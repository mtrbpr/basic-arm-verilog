==> flow/design.v <==
module data_memory(
	input clk,
	input rst,
	input mem_read,
	input mem_write,
	input [31:0] data,
	input [31:0] address,
	output [31:0] mem1024,mem1028,mem1032,mem1036,mem1040,mem1044,mem1048,
	output [31:0] mem_result
);
	wire [31:0] index;
	assign index = address - 1024 - address[1:0];
	reg [7:0] memory [0:255];
	reg [8:0] counter;
	assign mem1024 = {memory[0],memory[0+1],memory[0+2],memory[0+3]};
	assign mem1028 = {memory[4],memory[4+1],memory[4+2],memory[4+3]};
	assign mem1032 = {memory[8],memory[8+1],memory[8+2],memory[8+3]};
	assign mem1036 = {memory[12],memory[12+1],memory[12+2],memory[12+3]};
	assign mem1040 = {memory[16],memory[16+1],memory[16+2],memory[16+3]};
	assign mem1044 = {memory[20],memory[20+1],memory[20+2],memory[20+3]};
	assign mem1048 = {memory[24],memory[24+1],memory[24+2],memory[24+3]};
	assign mem_result = mem_read ? {memory[index],memory[index+1],memory[index+2],memory[index+3]} : 32'b0;
	always @(posedge clk, posedge rst) begin
		if (rst) begin
			for (counter = 0 ; counter < 256 ; counter = counter +1 ) begin
				memory[counter] <= 0;
			end
		end
		else if (mem_write) begin 
			memory[index] <= data[31:24];
			memory[index + 1] <= data[23:16];
			memory[index + 2] <= data[15:8];
			memory[index + 3] <= data[7:0];
		end
	end
endmodule
== Step by step through the tools: data_memory ==
What the tools print for data_memory, step after step.
Line numbers count from 1 in the design file above.
Operators: Yosys type, input widths -> output width; for muxes data width and select width s.
Cell names lack the library's common part.
The mark -- stands for no value.
Design
  top module: data_memory
  clock port: clk
  standard-cell library: sky130hd
  timing corner: tt_025C_1v80

== Elaborated design ==
Source: Yosys, flattened and elaborated. Widths are those after wreduce. Registers that Yosys merges into a memory's read port (data or address) are not register bits. Print and check cells do not count. Equal cells are merged and count once.
Cells by class
  add/sub/neg operators: 5
  reductions and logical operators: 516
  eq/ne operators: 1020
  multiplexer cells: 1029
Operator list (count)
  $mux 8: 1024
  $pmux 8 s256: 4
  $eq 8x8->1 const B: 512
  $eq 8x7->1 const B: 256
  $reduce_bool 4->1: 256
  $eq 8x6->1 const B: 128
  $reduce_and 2->1: 256
  $eq 8x5->1 const B: 64
  $eq 8x4->1 const B: 32
  $eq 8x3->1 const B: 16
  $eq 8x2->1 const B: 8
  $eq 8x1->1 const B: 4
  $logic_not 8->1: 4
  $mux 32: 1
  $add 8x2->8 const B: 2
  $add 8x1->8 const B: 1
  $sub 8x1->8 const B: 1
  $sub 8x2->8: 1
Storage and ports
  input bits: 68
  flip-flop bits (word level): 2048
  output and inout bits: 256
  elaborated cells: 2826

== Depth ==
Yosys ltp: most cells in a row. Word level: on the elaborated netlist, between registers, memories and ports. Mapped: between sequential cells and ports; inverters and the memories' decode and read muxes count.
Depth
  word-level depth: 7
  ABC_AREA: 0
  depth in mapped cells: 11
  mapped depth without buffers: 6

== Mapped cells and area ==
The flow's flattened synthesis, as Yosys stat reports it; memories are mapped. The netlist is that of the ABC_AREA named above (0 if unset); the other value can give another one.
Mapped netlist
  flip-flop cells: 2048
  buffers: 651
  synthesis area: 90002.6 um^2
  sequential part of the area: 51249.2 um^2
  standard cells after synthesis: 6513
Cells by type
  dfrtp_1: count 2048, total area 5.12E+04 um^2
  mux2_2: count 1919, total area 2.16E+04 um^2
  a22oi_1: count 857, total area 6433.67 um^2
  mux2_4: count 120, total area 1.8E+03 um^2
  buf_2: count 231, total area 1.16E+03 um^2
  clkbuf_1: count 299, total area 1.12E+03 um^2
  nand4_1: count 119, total area 744.464 um^2
  nand2_1: count 180, total area 675.648 um^2
  and3_1: count 73, total area 456.688 um^2
  a22o_1: count 41, total area 359.094 um^2
  nor4_1: count 53, total area 331.568 um^2
  nor2_1: count 82, total area 307.795 um^2
  buf_6: count 26, total area 292.781 um^2
  nand3_1: count 53, total area 265.254 um^2
  buf_1: count 67, total area 251.491 um^2
  mux2i_1: count 24, total area 240.23 um^2
  mux2_1: count 21, total area 236.477 um^2
  a2111oi_0: count 21, total area 183.926 um^2
Other cell types: 53; their cells: 279.

== Worst setup path after synthesis ==
OpenSTA on the mapped netlist: ideal clock, no wires. The path of least setup slack (recovery checks aside). Input and output delay are each 20% of the period. Register names are those of the netlist, which keeps one name where synthesis merged equal registers.
Timing path after synthesis
  path type: input port to output port
  start: input address[2]
  end: output mem_result[4]
  stages on the path: 9
  period: 3.74 ns
  external input delay: 0.748 ns
  path buffers: 4
  delay of the path: 1.754 ns
  data required time: 2.992 ns
  slack: 0.490 ns
  arrival: 2.502 ns
  output delay: 0.748 ns
  launch time at the first pin: 0.748 ns
  period reached after synthesis: 3.25 ns
"delay of the path" is the arrival time less input delay plus setup time.
A path that ends at an output port has no setup time.
"stages on the path": output pins that drive a net of the path, with the launching flip-flop's if there is one; two outputs of one cell count as two.
"period reached after synthesis" = period - worst setup slack (recovery checks aside). The figure is calculated, with input and output delays left at 20% of the set period.
Between the ends stands the longest chain of elaborated cells between them, by number of cells; it is not shown to be the way that was timed. Of several equally long chains one is given.
A line is the first line of the expression or statement that the cell stems from. Yosys adds cells for indexed reads and writes and turns some case tables into memories.
On the way, after synthesis
  cells stage by stage: buf_4 > or2_2 > buf_4 > nor2_1 > buf_2 > buf_1 > a22oi_1 > and3_1 > a41oi_1
  cells in the longest elaborated chain: 6
  elaborated cells on any way between the ends: 261
  classes of those cells: 3 x add/sub; 255 x eq/ne; 2 x mux; 1 x reduce/logical
RTL lines, path after synthesis
  start: declaration: RTL line 7  | input [31:0] address,
  $sub 8x1->8: RTL line 12  | assign index = address - 1024 - address[1:0];
  $sub 8x2->8: RTL line 12
  $add 8x2->8: RTL line 22  | assign mem_result = mem_read ? {memory[index],memory[index+1],memory[index+2],memory[index+3]} : 32'b0;
  $eq 8x8->1: RTL line 22
  $pmux 8 s256: RTL line 22
  $mux 32: RTL line 22
  end: declaration: RTL line 9  | output [31:0] mem_result

== Timing after layout ==
From the final timing report of run 1: the path of least setup slack in the routed layout; clock arrival at registers is part of the times.
Timing path after layout
  path type: input port to output port
  start: input address[2]
  end: output mem_result[19]
  slack: -0.08 ns
  stages on the path: 10
  arrival: 4.58 ns
  path buffers: 4
  external input delay: 1.12 ns
  period: 5.62 ns
  launch time at the first pin: 1.12 ns
  output delay: 1.12 ns
  data required time: 4.50 ns
Between the ends stands the longest chain of elaborated cells between them, by number of cells; it is not shown to be the way that was timed. Of several equally long chains one is given.
On the way, after layout
  cells stage by stage: buf_2 > buf_4 > and2_2 > buf_4 > and3_1 > a2111oi_1 > nand3_1 > nor4_1 > a31oi_1 > clkdlybuf4s50_1
  cells in the longest elaborated chain: 6
  elaborated cells on any way between the ends: 261
  classes of those cells: 3 x add/sub; 255 x eq/ne; 2 x mux; 1 x reduce/logical
RTL lines, path after layout
  start: declaration: RTL line 7  | input [31:0] address,
  $sub 8x1->8: RTL line 12  | assign index = address - 1024 - address[1:0];
  $sub 8x2->8: RTL line 12
  $add 8x1->8: RTL line 22  | assign mem_result = mem_read ? {memory[index],memory[index+1],memory[index+2],memory[index+3]} : 32'b0;
  $eq 8x8->1: RTL line 22
  $pmux 8 s256: RTL line 22
  $mux 32: RTL line 22
  end: declaration: RTL line 9  | output [31:0] mem_result

Memo
Re: implementation data of data_memory

Below are 2 stored runs of the flow (Yosys, OpenROAD; platform sky130hd) on data_memory, each with its settings and what was measured, unordered. Constraints: input delay and output delay 20% of the set period each, output load 0.01 pF.
By "achieved clock period (ns)" is meant the clock period of the run minus its worst setup slack. This is arithmetic on one report: input and output delays are still those of the set period (20% each).
"worst setup path time (ns)" is the time allowed to the run's worst setup path (the clock period less input and output delay, where it has them) less its slack. Clock arrival times count: a late capture clock shortens it, a late launch clock lengthens it.
"finish__power__total" is the tool's figure for a default switching activity; nothing was simulated.

Flow files of run 1
==> flow/run.sh <==
#!/bin/bash
# the make line also repeats the synthesis and layout settings of config.mk as NAME=value (left out here)
make -C /OpenROAD-flow-scripts/flow DESIGN_CONFIG=/design/flow/config.mk WORK_HOME=/design/flow/orfs CLKGATE_MAP_FILE= finish
==> flow/config.mk <==
export PLATFORM = sky130hd
export DESIGN_NAME = data_memory
export DESIGN_NICKNAME = data_memory
export VERILOG_FILES = /design/flow/design.v
export SDC_FILE = /design/flow/constraint.sdc
export NUM_CORES = 4
export LEC_CHECK = 0
export CAP_MARGIN = 20
export CORE_MARGIN = 2
export CORE_UTILIZATION = 40
export SLEW_MARGIN = 20
==> flow/constraint.sdc <==
create_clock -name core_clock -period 5.62 [get_ports {clk}]
set_input_delay 1.1240 -clock core_clock [delete_from_list [all_inputs] [get_ports {clk}]]
set_output_delay 1.1240 -clock core_clock [all_outputs]
set_load 0.01 [all_outputs]

report of run 1
yosys chip area after synthesis (um^2): 90002.6
finish__design__die__area: 228819.0
finish__design__instance__area__stdcell: 107048.0
finish__design__instance__utilization: 0.4774
finish__timing__setup__ws: -0.080
finish__timing__setup__tns: -0.143
finish__timing__hold__ws: 0.495
finish__power__total: 3.647e-02
achieved clock period (ns): 5.700
worst setup path time (ns): 3.45
worst setup path kind: input port to output port

Flow files of run 2
==> flow/run.sh <==
#!/bin/bash
# the make line also repeats the synthesis and layout settings of config.mk as NAME=value (left out here)
make -C /OpenROAD-flow-scripts/flow DESIGN_CONFIG=/design/flow/config.mk WORK_HOME=/design/flow/orfs CLKGATE_MAP_FILE= finish
==> flow/config.mk <==
export PLATFORM = sky130hd
export DESIGN_NAME = data_memory
export DESIGN_NICKNAME = data_memory
export VERILOG_FILES = /design/flow/design.v
export SDC_FILE = /design/flow/constraint.sdc
export NUM_CORES = 4
export LEC_CHECK = 0
export ABC_AREA = 1
export CAP_MARGIN = 20
export CELL_PAD_IN_SITES_GLOBAL_PLACEMENT = 3
export CORE_MARGIN = 7
export CORE_UTILIZATION = 15
export CTS_CLUSTER_DIAMETER = 354
export GPL_ROUTABILITY_DRIVEN = 0
export HOLD_SLACK_MARGIN = -0.02
export MIN_ROUTING_LAYER = met1
export PLACE_DENSITY_LB_ADDON = 0.23
export SETUP_SLACK_MARGIN = 0.2
export SLEW_MARGIN = 20
==> flow/constraint.sdc <==
create_clock -name core_clock -period 3.72 [get_ports {clk}]
set_input_delay 0.7440 -clock core_clock [delete_from_list [all_inputs] [get_ports {clk}]]
set_output_delay 0.7440 -clock core_clock [all_outputs]
set_load 0.01 [all_outputs]

report of run 2
yosys chip area after synthesis (um^2): 91290.1
finish__design__die__area: 630642.0
finish__design__instance__area__stdcell: 132422.0
finish__design__instance__utilization: 0.2183
finish__timing__setup__ws: -0.498
finish__timing__setup__tns: -10.055
finish__timing__hold__ws: 0.319
finish__power__total: 6.428e-02
achieved clock period (ns): 4.218
worst setup path time (ns): 2.73
worst setup path kind: input port to output port
